==> flow/design.v <==
module check(CLK, NRST, pc1_in, pc2_in, inst1_in, inst2_in, state1_in, state2_in, pc1_out, pc2_out, inst1_out, inst2_out, state1_out, state2_out, is_depend, branch_numberD, stall, fail_predictD, fail_predictE, hit_predict1);
	input CLK, NRST;
	input [12:0] pc1_in, pc2_in;
	input [31:0] inst1_in, inst2_in;
	input [1:0] state1_in, state2_in;
	output [12:0] pc1_out, pc2_out;
	output [31:0] inst1_out, inst2_out;
	output [1:0] state1_out, state2_out;
	output is_depend;
	output reg [1:0] branch_numberD;  
	input stall;
	input fail_predictD, fail_predictE;
	input hit_predict1;
	wire [31:0] inst1, inst2;
	wire [12:0] pc1, pc2;
	wire [1:0] state1, state2;
	reg [31:0] inst2_buffer;
	reg [12:0] pc2_buffer;
	reg [1:0] state2_buffer;
	reg was_depend;
	wire [1:0] branch_numberC;
	assign inst1 = (was_depend) ? inst2_buffer : inst1_in;
	assign inst2 = (was_depend) ? inst1_in : inst2_in;
	assign pc1 = (was_depend) ? pc2_buffer : pc1_in;
	assign pc2 = (was_depend) ? pc1_in : pc2_in;
	assign state1 = (was_depend) ? state2_buffer : state1_in;
	assign state2 = (was_depend) ? state1_in : state2_in;
	assign inst1_out = inst1;
	assign inst2_out = (!is_depend) ? inst2 : 32'd0;
	assign pc1_out = pc1;
	assign pc2_out = (!is_depend) ? pc2 : 13'd0;
	assign state1_out = state1;
	assign state2_out = (!is_depend) ? state2 : 2'd0;
	wire [4:0] opcode1, opcode2;	 
	wire branch;
	wire reg_write;
	wire use_rs1, use_rs2;
	wire store1, store2, load2;
	wire [4:0] rs1, rs2, rd;
	assign opcode1 = inst1[6:2];
	assign opcode2 = inst2[6:2];
	assign branch = opcode1[4];
	assign reg_write = opcode1[0] | opcode1[2] | ~opcode1[3];
	assign use_rs1 = ~opcode2[0] | (~opcode2[1] & ~opcode2[1]);
	assign use_rs2 = ~opcode2[0] & opcode2[3];
	assign store1 = ~opcode1[4] & opcode1[3] & ~opcode1[2];
	assign store2 = ~opcode2[4] & opcode2[3] & ~opcode2[2];
	assign load2 = ~opcode2[3] & ~opcode2[0];
	assign rs1 = inst2[19:15];
	assign rs2 = inst2[24:20];
	assign rd = inst1[11:7];
	assign is_depend = ((reg_write & rd != 5'd0 & ((use_rs1 & (rs1 == rd)) | (use_rs2 & (rs2 == rd)))) |
						(branch) | 
						(store1 & store2) | 
						(store1 & load2)) 
						? (inst2 != 32'd0) ? 1'b1 : 1'b0 : 1'b0;
	assign branch_numberC = opcode1[4] ? 2'b01 : opcode2[4] ? 2'b10 : 2'b00;
	always @(posedge CLK) begin
		if(!NRST | fail_predictE | (fail_predictD & ~stall)) begin
			was_depend <= 1'b0;
			branch_numberD <= 2'b00;
			inst2_buffer <= 32'd0;
			pc2_buffer <= 13'd0;
			state2_buffer <= 2'd0;
		end else if(stall) begin
			was_depend <= was_depend;
			branch_numberD <= branch_numberD;
			inst2_buffer <= inst2_buffer;
			pc2_buffer <= pc2_buffer;
			state2_buffer <= state2_buffer;
		end else begin
			was_depend <= is_depend;
			branch_numberD <= branch_numberC;
			inst2_buffer <= inst2;
			pc2_buffer <= pc2;
			state2_buffer <= state2;
		end
	end
endmodule
## From RTL to reports: check

What the tools print for check, step after step.
Line numbers count from 1 in the design file above.
Library cell names are shortened.
A cell with - has no value.

- Top module: check
- Clock: CLK
- Standard-cell library: sky130hd
- Corner: tt_025C_1v80

## Word-level counts

Counts by Yosys on the flattened word-level netlist (proc, flatten, opt, wreduce; memories kept). Register bits leave out memories and registers merged into their read ports (data or address); mux counts leave out enables and synchronous resets folded into registers. Print and check cells are left out. Cells with the same type and inputs are merged into one.

- Equal/unequal tests: 2
- Muxes and demuxes: 13
- Bitwise gates (word level): 31
- Reduce/logical cells: 3

Operator list:

| operator | number |
|---|---|
| 2-to-1 mux 32 bit | 3 |
| 2-to-1 mux 13 bit | 3 |
| nonzero test 32 bit | 1 |
| bitwise AND 1 bit | 13 |
| == test 5 bit | 2 |
| 2-to-1 mux 2 bit | 5 |
| OR 1 bit | 9 |
| inverter 1 bit | 9 |
| nonzero test 5 bit | 1 |
| 2-to-1 mux 1 bit | 2 |
| zero test 1 bit | 1 |

- Register bits: 50
- Input bits: 100
- Output and inout bits: 97
- Cells after elaboration: 54

## Longest topological paths

Yosys ltp: most cells in a row. Word level: on the elaborated netlist, between registers, memories and ports. Mapped: between sequential cells and ports; inverters and the memories' decode and read muxes count.

- Depth in word-level cells: 11
- ABC_AREA: 0
- Depth in mapped cells: 10

## Mapped cells and area

Source: synth_stat.txt of the flow (Yosys; design flattened, memories mapped). It holds for the ABC_AREA given above (unset counts as 0); a run with the other value may have another netlist.

Cells by type:

| cell type | number | total area (sq um) |
|---|---|---|
| dfxtp_1 | 50 | 1000.96 |
| nor2_1 | 150 | 563.04 |
| mux2_2 | 42 | 472.954 |
| mux2i_1 | 47 | 470.451 |
| a21oi_1 | 53 | 265.254 |
| xnor2_1 | 10 | 87.584 |
| nor4_1 | 10 | 62.56 |
| buf_2 | 12 | 60.058 |
| clkbuf_1 | 13 | 48.797 |
| buf_6 | 3 | 33.782 |
| inv_1 | 9 | 33.782 |
| nand4_1 | 5 | 31.28 |
| nor3_1 | 6 | 30.029 |
| mux2i_2 | 2 | 27.526 |
| a211oi_1 | 3 | 22.522 |
| buf_4 | 3 | 22.522 |
| nor3b_1 | 3 | 22.522 |
| nand3_1 | 4 | 20.019 |

Other cell types: 20; their cells: 33.

- Cells in the netlist: 458
- Chip area (Yosys): 0.0035059 sq mm
- Sequential part of the area: 0.001001 sq mm
- Flip-flop cells: 50
- Buffer cells: 35

## Path before layout

OpenSTA on the mapped netlist: ideal clock, no wires. The path of least setup slack (recovery checks aside). Input and output delay are each 20% of the period. Register names are those of the netlist, which keeps one name where synthesis merged equal registers.

- Kind: input -> output
- From: in inst1_in[9]
- To: out inst2_out[23]
- Period: 3.24 ns
- External input delay: 0.648 ns
- External output delay: 0.648 ns
- Time at the first pin: 0.648 ns
- Arrival: 2.044 ns
- Required time: 2.592 ns
- Slack: 0.548 ns
- Path delay: 1.396 ns
- Driving pins on the path: 7
- Path buffers: 2
- Period reached after synthesis: 2.692 ns

"path delay" is the arrival time less input delay plus setup time.
A path that ends at an output port has no setup time.
"driving pins on the path": output pins that drive a net of the path, with the launching flip-flop's if there is one; two outputs of one cell count as two.
"period reached after synthesis" = period - worst setup slack (recovery checks aside). The figure is calculated, with input and output delays left at 20% of the set period.
Between the ends stands the longest chain of elaborated cells between them, by number of cells; it is not shown to be the way that was timed. Of several equally long chains one is given.
A line is the first line of the expression or statement that the cell stems from. Yosys adds cells for indexed reads and writes and turns some case tables into memories.

- Cells stage by stage: mux2_4 > a2111oi_2 > a41oi_1 > a21oi_1 > buf_4 > buf_6 > nor2_1
- Length of the longest elaborated chain: 10
- Elaborated cells on any way between the ends: 17
- Classes of those cells: 2 x eq/ne; 5 x mux; 8 x logic; 2 x reduce/logical

RTL lines, path post-synthesis:

| what | line | text |
|---|---|---|
| start, declared | 4 | `input [31:0] inst1_in, inst2_in;` |
| 2-to-1 mux 32 bit | 22 | `assign inst1 = (was_depend) ? inst2_buffer : inst1_in;` |
| == test 5 bit | 52 | `assign is_depend = ((reg_write & rd != 5'd0 & ((use_rs1 & (rs1 == rd)) \| (use_rs2 & (rs2 == rd)))) \|` |
| bitwise AND 1 bit | 52 |  |
| OR 1 bit | 52 |  |
| bitwise AND 1 bit | 52 |  |
| OR 1 bit (3 in a row) | 52 |  |
| 2-to-1 mux 1 bit | 52 |  |
| 2-to-1 mux 32 bit | 29 | `assign inst2_out = (!is_depend) ? inst2 : 32'd0;` |
| end, declared | 7 | `output [31:0] inst1_out, inst2_out;` |

Subject: flow runs of check

Hi,

Below are 2 stored runs of the flow (Yosys, OpenROAD; platform sky130hd) on check, each with its settings, unordered. Constraints: input delay and output delay 20% of the set period each, output load 0.01 pF.
Settings: n/a = not set for that run.

| item | record 1 | record 2 |
|---|---|---|
| period_ns | 2.91 | 1.87 |
| CORE_UTILIZATION | 44 | 49 |
| PLACE_DENSITY_LB_ADDON | 0.2 | 0.28 |
| CELL_PAD_IN_SITES_DETAIL_PLACEMENT | 2 | 2 |
| MIN_ROUTING_LAYER | met1 | n/a |
| CAP_MARGIN | 20 | 20 |
| CORE_MARGIN | 2 | 2 |
| SLEW_MARGIN | 20 | 20 |
| SETUP_SLACK_MARGIN | n/a | 0.29 |
| CORE_ASPECT_RATIO | n/a | 0.88 |
| TNS_END_PERCENT | n/a | 65 |
| ABC_AREA | n/a | 1 |
| GPL_ROUTABILITY_DRIVEN | n/a | 0 |
| CTS_CLUSTER_DIAMETER | n/a | 102 |

Record 1: incomplete, placement halted on DPL-0033
Record 2: incomplete, placement halted on a tool error

Regards
