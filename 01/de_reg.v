==> flow/design.v <==
module de_reg(CLK, NRST, pcD, instD, rs1D, rs2D, rdD, source1D, source2D, immD, alu_codeD, alu_srcD, jump_codeD, branch_codeD, mem_storeD, mem_loadD, reg_writeD, cannot_calcpcD, 
		pcE, instE, rs1E, rs2E, rdE, source1E, source2E, immE, alu_codeE, alu_srcE, jump_codeE, branch_codeE, mem_storeE, mem_loadE, reg_writeE, cannot_calcpcE, stall, fail_predictE, nextpc);
	input CLK, NRST;
	input [12:0] pcD;
	input [31:0] instD;
	input [4:0] rs1D, rs2D, rdD;
	input [31:0] source1D, source2D, immD;
	input [5:0] alu_codeD;
	input alu_srcD;
	input [1:0] jump_codeD;
	input [2:0] branch_codeD;
	input [1:0] mem_storeD;
	input [2:0] mem_loadD;
	input reg_writeD;
	input cannot_calcpcD;
	output reg [12:0] pcE;
	output reg [31:0] instE;
	output reg [4:0] rs1E, rs2E, rdE;
	output reg [31:0] source1E, source2E, immE;
	output reg [5:0] alu_codeE;
	output reg alu_srcE;
	output reg [1:0] jump_codeE;
	output reg [2:0] branch_codeE;
	output reg [1:0] mem_storeE;
	output reg [2:0] mem_loadE;
	output reg  reg_writeE;
	output reg cannot_calcpcE;
	input stall;
	input fail_predictE;
	input [12:0] nextpc;
	always @(posedge CLK) begin
		if(!NRST) begin
			pcE <= 13'd0;
			instE <= 32'd0;
			rs1E <= 5'd0; 
			rs2E <= 5'd0;
			rdE <= 5'd0;
			source1E <= 32'd0;
			source2E <= 32'd0;
			immE <= 32'd0;
			alu_codeE <= 6'd0;
			alu_srcE <= 1'd0;
			jump_codeE <= 2'd0;
			branch_codeE <= 3'd0;
			mem_storeE <= 2'd0;
			mem_loadE <= 3'd0;
			reg_writeE <= 1'd0;
			cannot_calcpcE <= 1'b0;
		end else begin
			if(fail_predictE) begin
				instE <= 32'd0;
				pcE <= nextpc - 13'd2;	 
			end else begin
				instE <= instD;
				pcE <= pcD;
			end
			rs1E <= rs1D; 
			rs2E <= rs2D;
			rdE <= rdD;
			source1E <= source1D;
			source2E <= source2D;
			immE <= immD;
			if(stall | fail_predictE) begin
				alu_codeE <= 6'd0;
				alu_srcE <= 1'd0;
				jump_codeE <= 2'd0;
				branch_codeE <= 3'd0;
				mem_storeE <= 2'd0;
				mem_loadE <= 3'd0;
				reg_writeE <= 1'd0;
				cannot_calcpcE <= 1'b0;
			end else begin	
				alu_codeE <= alu_codeD;
				alu_srcE <= alu_srcD;
				jump_codeE <= jump_codeD;
				branch_codeE <= branch_codeD;
				mem_storeE <= mem_storeD;
				mem_loadE <= mem_loadD;
				reg_writeE <= reg_writeD;
				cannot_calcpcE <= cannot_calcpcD;
			end
		end
	end
endmodule
* From RTL to reports: de_reg
The steps from the RTL of de_reg to its reports follow in flow order.
Line numbers count from 1 in the design file above.
Operators: Yosys type, input widths -> output width; for muxes data width and select width s.
A cell with -- has no value.
- Design top :: de_reg
- Clock :: CLK
- Cell library :: sky130hd
- Corner :: tt_025C_1v80

* Word-level counts
Counts by Yosys on the flattened word-level netlist (proc, flatten, opt, wreduce; memories kept). Register bits leave out memories and registers merged into their read ports (data or address); mux counts leave out enables and synchronous resets folded into registers. Print and check cells are left out. Cells with the same type and inputs are merged into one.
- Flip-flop bits (word level) :: 175
- Add/subtract/negate cells :: 1
- Mux-type cells :: 1
- Bitwise operators :: 2
- Reductions and logical operators :: 2
** Operator list (number)
- $sub 13x2->13 const B :: 1
- $mux 13 :: 1
- $reduce_or 2->1 :: 2
- $or 1x1->1 :: 1
- $not 1->1 :: 1

* Depth
Yosys ltp: most cells in a row. Word level: on the elaborated netlist, between registers, memories and ports. Mapped: between sequential cells and ports; inverters and the memories' decode and read muxes count.
- Word-level depth :: 2
- ABC_AREA :: 0
- Depth in mapped cells :: 6
- Mapped depth without buffers :: 5

* After synthesis
Yosys stat after the flow's synthesis: flattened, memories mapped to cells. It holds for the ABC_AREA given above (unset counts as 0); a run with the other value may have another netlist.
** Cells by type
- sky130_fd_sc_hd__dfxtp_1 :: number 175, area in all 3503.36 µm²
- sky130_fd_sc_hd__and2_1 :: number 162, area in all 1.01E+03 µm²
- sky130_fd_sc_hd__clkbuf_1 :: number 19, area in all 71.318 µm²
- sky130_fd_sc_hd__o21ai_0 :: number 10, area in all 50.048 µm²
- sky130_fd_sc_hd__o31ai_1 :: number 6, area in all 45.043 µm²
- sky130_fd_sc_hd__or4_1 :: number 6, area in all 45.043 µm²
- sky130_fd_sc_hd__a31oi_1 :: number 7, area in all 43.792 µm²
- sky130_fd_sc_hd__or3_1 :: number 4, area in all 25.024 µm²
- sky130_fd_sc_hd__buf_6 :: number 2, area in all 22.522 µm²
- sky130_fd_sc_hd__nor2_1 :: number 6, area in all 22.522 µm²
- sky130_fd_sc_hd__mux2i_1 :: number 2, area in all 20.019 µm²
- sky130_fd_sc_hd__a211oi_1 :: number 2, area in all 15.014 µm²
- sky130_fd_sc_hd__ha_1 :: number 1, area in all 12.512 µm²
- sky130_fd_sc_hd__or2_2 :: number 2, area in all 12.512 µm²
- sky130_fd_sc_hd__inv_1 :: number 3, area in all 11.261 µm²
- sky130_fd_sc_hd__buf_2 :: number 2, area in all 10.01 µm²
- sky130_fd_sc_hd__a311oi_1 :: number 1, area in all 8.758 µm²
- sky130_fd_sc_hd__or3b_1 :: number 1, area in all 8.758 µm²
Not listed: further types 4, cells in them 4.
- Mapped cells :: 415
- Chip area (Yosys) :: 0.0049685 mm²
- Sequential area :: 0.0035034 mm²
- Flip-flops :: 175
- Buffers :: 23

* Path before layout
OpenSTA on the mapped netlist: ideal clock, no wires. The path of least setup slack (recovery checks aside). Input and output delay are each 20% of the period. Register names are those of the netlist, which keeps one name where synthesis merged equal registers.
- Path kind :: input-to-reg
- From :: input port nextpc[1]
- To :: register pcE[11]
- Clock period :: 2.44 ns
- Input delay :: 0.488 ns
- Library setup time :: 0.074 ns
- Launch time at the first pin :: 0.488 ns
- Arrival :: 1.832 ns
- Data required time :: 2.366 ns
- Path slack :: 0.534 ns
- Path delay :: 1.418 ns
- Stages :: 6
- Synthesis period reached :: 1.906 ns
"path delay" = arrival - input delay + setup time.
"stages": output pins that drive a net of the path, with the launching flip-flop's if there is one; two outputs of one cell count as two.
"synthesis period reached" = period - worst setup slack (recovery checks aside). The figure is calculated, with input and output delays left at 20% of the set period.
The rows between start and end are the longest chain of elaborated cells between them; the timing report does not say that the signal goes this way. Where chains are equally long, one stands for them.
A line is the first line of the expression or statement that the cell stems from. Yosys adds cells for indexed reads and writes and turns some case tables into memories.
At most two assigning lines are given for a register; there are more.
- Path through :: sky130_fd_sc_hd__inv_1 -> sky130_fd_sc_hd__ha_1 -> sky130_fd_sc_hd__or3b_1 -> sky130_fd_sc_hd__clkbuf_1 -> sky130_fd_sc_hd__or4_1 -> sky130_fd_sc_hd__a31oi_1
- Length of the longest elaborated chain :: 2
- Elaborated cells on any way between the ends :: 2
- RTL lines with such cells :: 2
- Those cells by class :: add/sub: 1; mux: 1
** Ends and longest elaborated chain, after synthesis
- start: declaration :: RTL line 30 : input [12:0] nextpc;
- $sub 13x2->13 :: RTL line 52 : pcE <= nextpc - 13'd2;
- $mux 13 :: RTL line 50 : if(fail_predictE) begin
- end: assignment :: RTL line 52
- end: assignment :: RTL line 55 : pcE <= pcD;
- end: declaration :: RTL line 16 : output reg [12:0] pcE;

* Timing after layout
From the final timing report of flow run A: the path of least setup slack in the routed layout; clock arrival at registers is part of the times.
- Path kind :: input-to-reg
- From :: input port nextpc[1]
- To :: register pcE[11]
- Clock period :: 2.54 ns
- Input delay :: 0.51 ns
- Library setup time :: 0.07 ns
- Launch time at the first pin :: 0.51 ns
- Arrival :: 2.39 ns
- Data required time :: 2.89 ns
- Path slack :: 0.50 ns
- Stages :: 6
The rows between start and end are the longest chain of elaborated cells between them; the timing report does not say that the signal goes this way. Where chains are equally long, one stands for them.
At most two assigning lines are given for a register; there are more.
- Path through :: sky130_fd_sc_hd__clkdlybuf4s50_1 -> sky130_fd_sc_hd__inv_1 -> sky130_fd_sc_hd__ha_1 -> sky130_fd_sc_hd__or3b_1 -> sky130_fd_sc_hd__or4_1 -> sky130_fd_sc_hd__a31oi_1
- Length of the longest elaborated chain :: 2
- Elaborated cells on any way between the ends :: 2
- RTL lines with such cells :: 2
- Those cells by class :: add/sub: 1; mux: 1
** Ends and longest elaborated chain, post-layout
- start: declaration :: RTL line 30 : input [12:0] nextpc;
- $sub 13x2->13 :: RTL line 52 : pcE <= nextpc - 13'd2;
- $mux 13 :: RTL line 50 : if(fail_predictE) begin
- end: assignment :: RTL line 52
- end: assignment :: RTL line 55 : pcE <= pcD;
- end: declaration :: RTL line 16 : output reg [12:0] pcE;

Settings and measured results of 2 stored flow runs for module de_reg (sky130hd), not sorted in any way. The constraints put input and output delay at 20% of the set period each and load the outputs with 0.01 pF.
By "total power of the final layout" is meant OpenSTA's value without simulated activity: inputs other than the clock are taken to toggle once in ten clock periods, and the tool carries that through the logic.

* Flow run A
** Files
==> flow/run.sh <==
#!/bin/bash
# the make line also repeats the synthesis and layout settings of config.mk as NAME=value (left out here)
make -C /OpenROAD-flow-scripts/flow DESIGN_CONFIG=/design/flow/config.mk WORK_HOME=/design/flow/orfs CLKGATE_MAP_FILE= finish
==> flow/config.mk <==
export PLATFORM = sky130hd
export DESIGN_NAME = de_reg
export DESIGN_NICKNAME = de_reg
export VERILOG_FILES = /design/flow/design.v
export SDC_FILE = /design/flow/constraint.sdc
export NUM_CORES = 4
export LEC_CHECK = 0
export CAP_MARGIN = 20
export CORE_MARGIN = 2
export CORE_UTILIZATION = 40
export SLEW_MARGIN = 20
==> flow/constraint.sdc <==
create_clock -name core_clock -period 2.54 [get_ports {CLK}]
set_input_delay 0.5080 -clock core_clock [delete_from_list [all_inputs] [get_ports {CLK}]]
set_output_delay 0.5080 -clock core_clock [all_outputs]
set_load 0.01 [all_outputs]
** Results
- Area of the standard cells in the finished layout :: 0.009379 mm²
- Setup slack of the critical path :: 0.501 ns
- Total power of the final layout :: 6315 µW
- Setup TNS :: 0.000 ns
- Cell area after synthesis :: 0.0049685 mm²
- Area inside the die boundary :: 0.0133287 mm²
- Utilization :: 0.778

* Flow run B
** Files
==> flow/run.sh <==
#!/bin/bash
# the make line also repeats the synthesis and layout settings of config.mk as NAME=value (left out here)
make -C /OpenROAD-flow-scripts/flow DESIGN_CONFIG=/design/flow/config.mk WORK_HOME=/design/flow/orfs CLKGATE_MAP_FILE= finish
==> flow/config.mk <==
export PLATFORM = sky130hd
export DESIGN_NAME = de_reg
export DESIGN_NICKNAME = de_reg
export VERILOG_FILES = /design/flow/design.v
export SDC_FILE = /design/flow/constraint.sdc
export NUM_CORES = 4
export LEC_CHECK = 0
export ABC_AREA = 0
export CAP_MARGIN = 20
export CORE_MARGIN = 2
export CORE_UTILIZATION = 43
export CTS_CLUSTER_DIAMETER = 357
export GPL_ROUTABILITY_DRIVEN = 1
export HOLD_SLACK_MARGIN = 0.18
export MAX_ROUTING_LAYER = met4
export PLACE_DENSITY_LB_ADDON = 0.08
export SLEW_MARGIN = 40
==> flow/constraint.sdc <==
create_clock -name core_clock -period 1.95 [get_ports {CLK}]
set_input_delay 0.3900 -clock core_clock [delete_from_list [all_inputs] [get_ports {CLK}]]
set_output_delay 0.3900 -clock core_clock [all_outputs]
set_load 0.01 [all_outputs]
** Results
- Area inside the die boundary :: 0.01243 mm²
- Utilization :: 0.826
- Setup TNS :: 0.000 ns
- Setup slack of the critical path :: 0.089 ns
- Area of the standard cells in the finished layout :: 0.0093903 mm²
- Total power of the final layout :: 7843 µW
- Cell area after synthesis :: 0.0049685 mm²
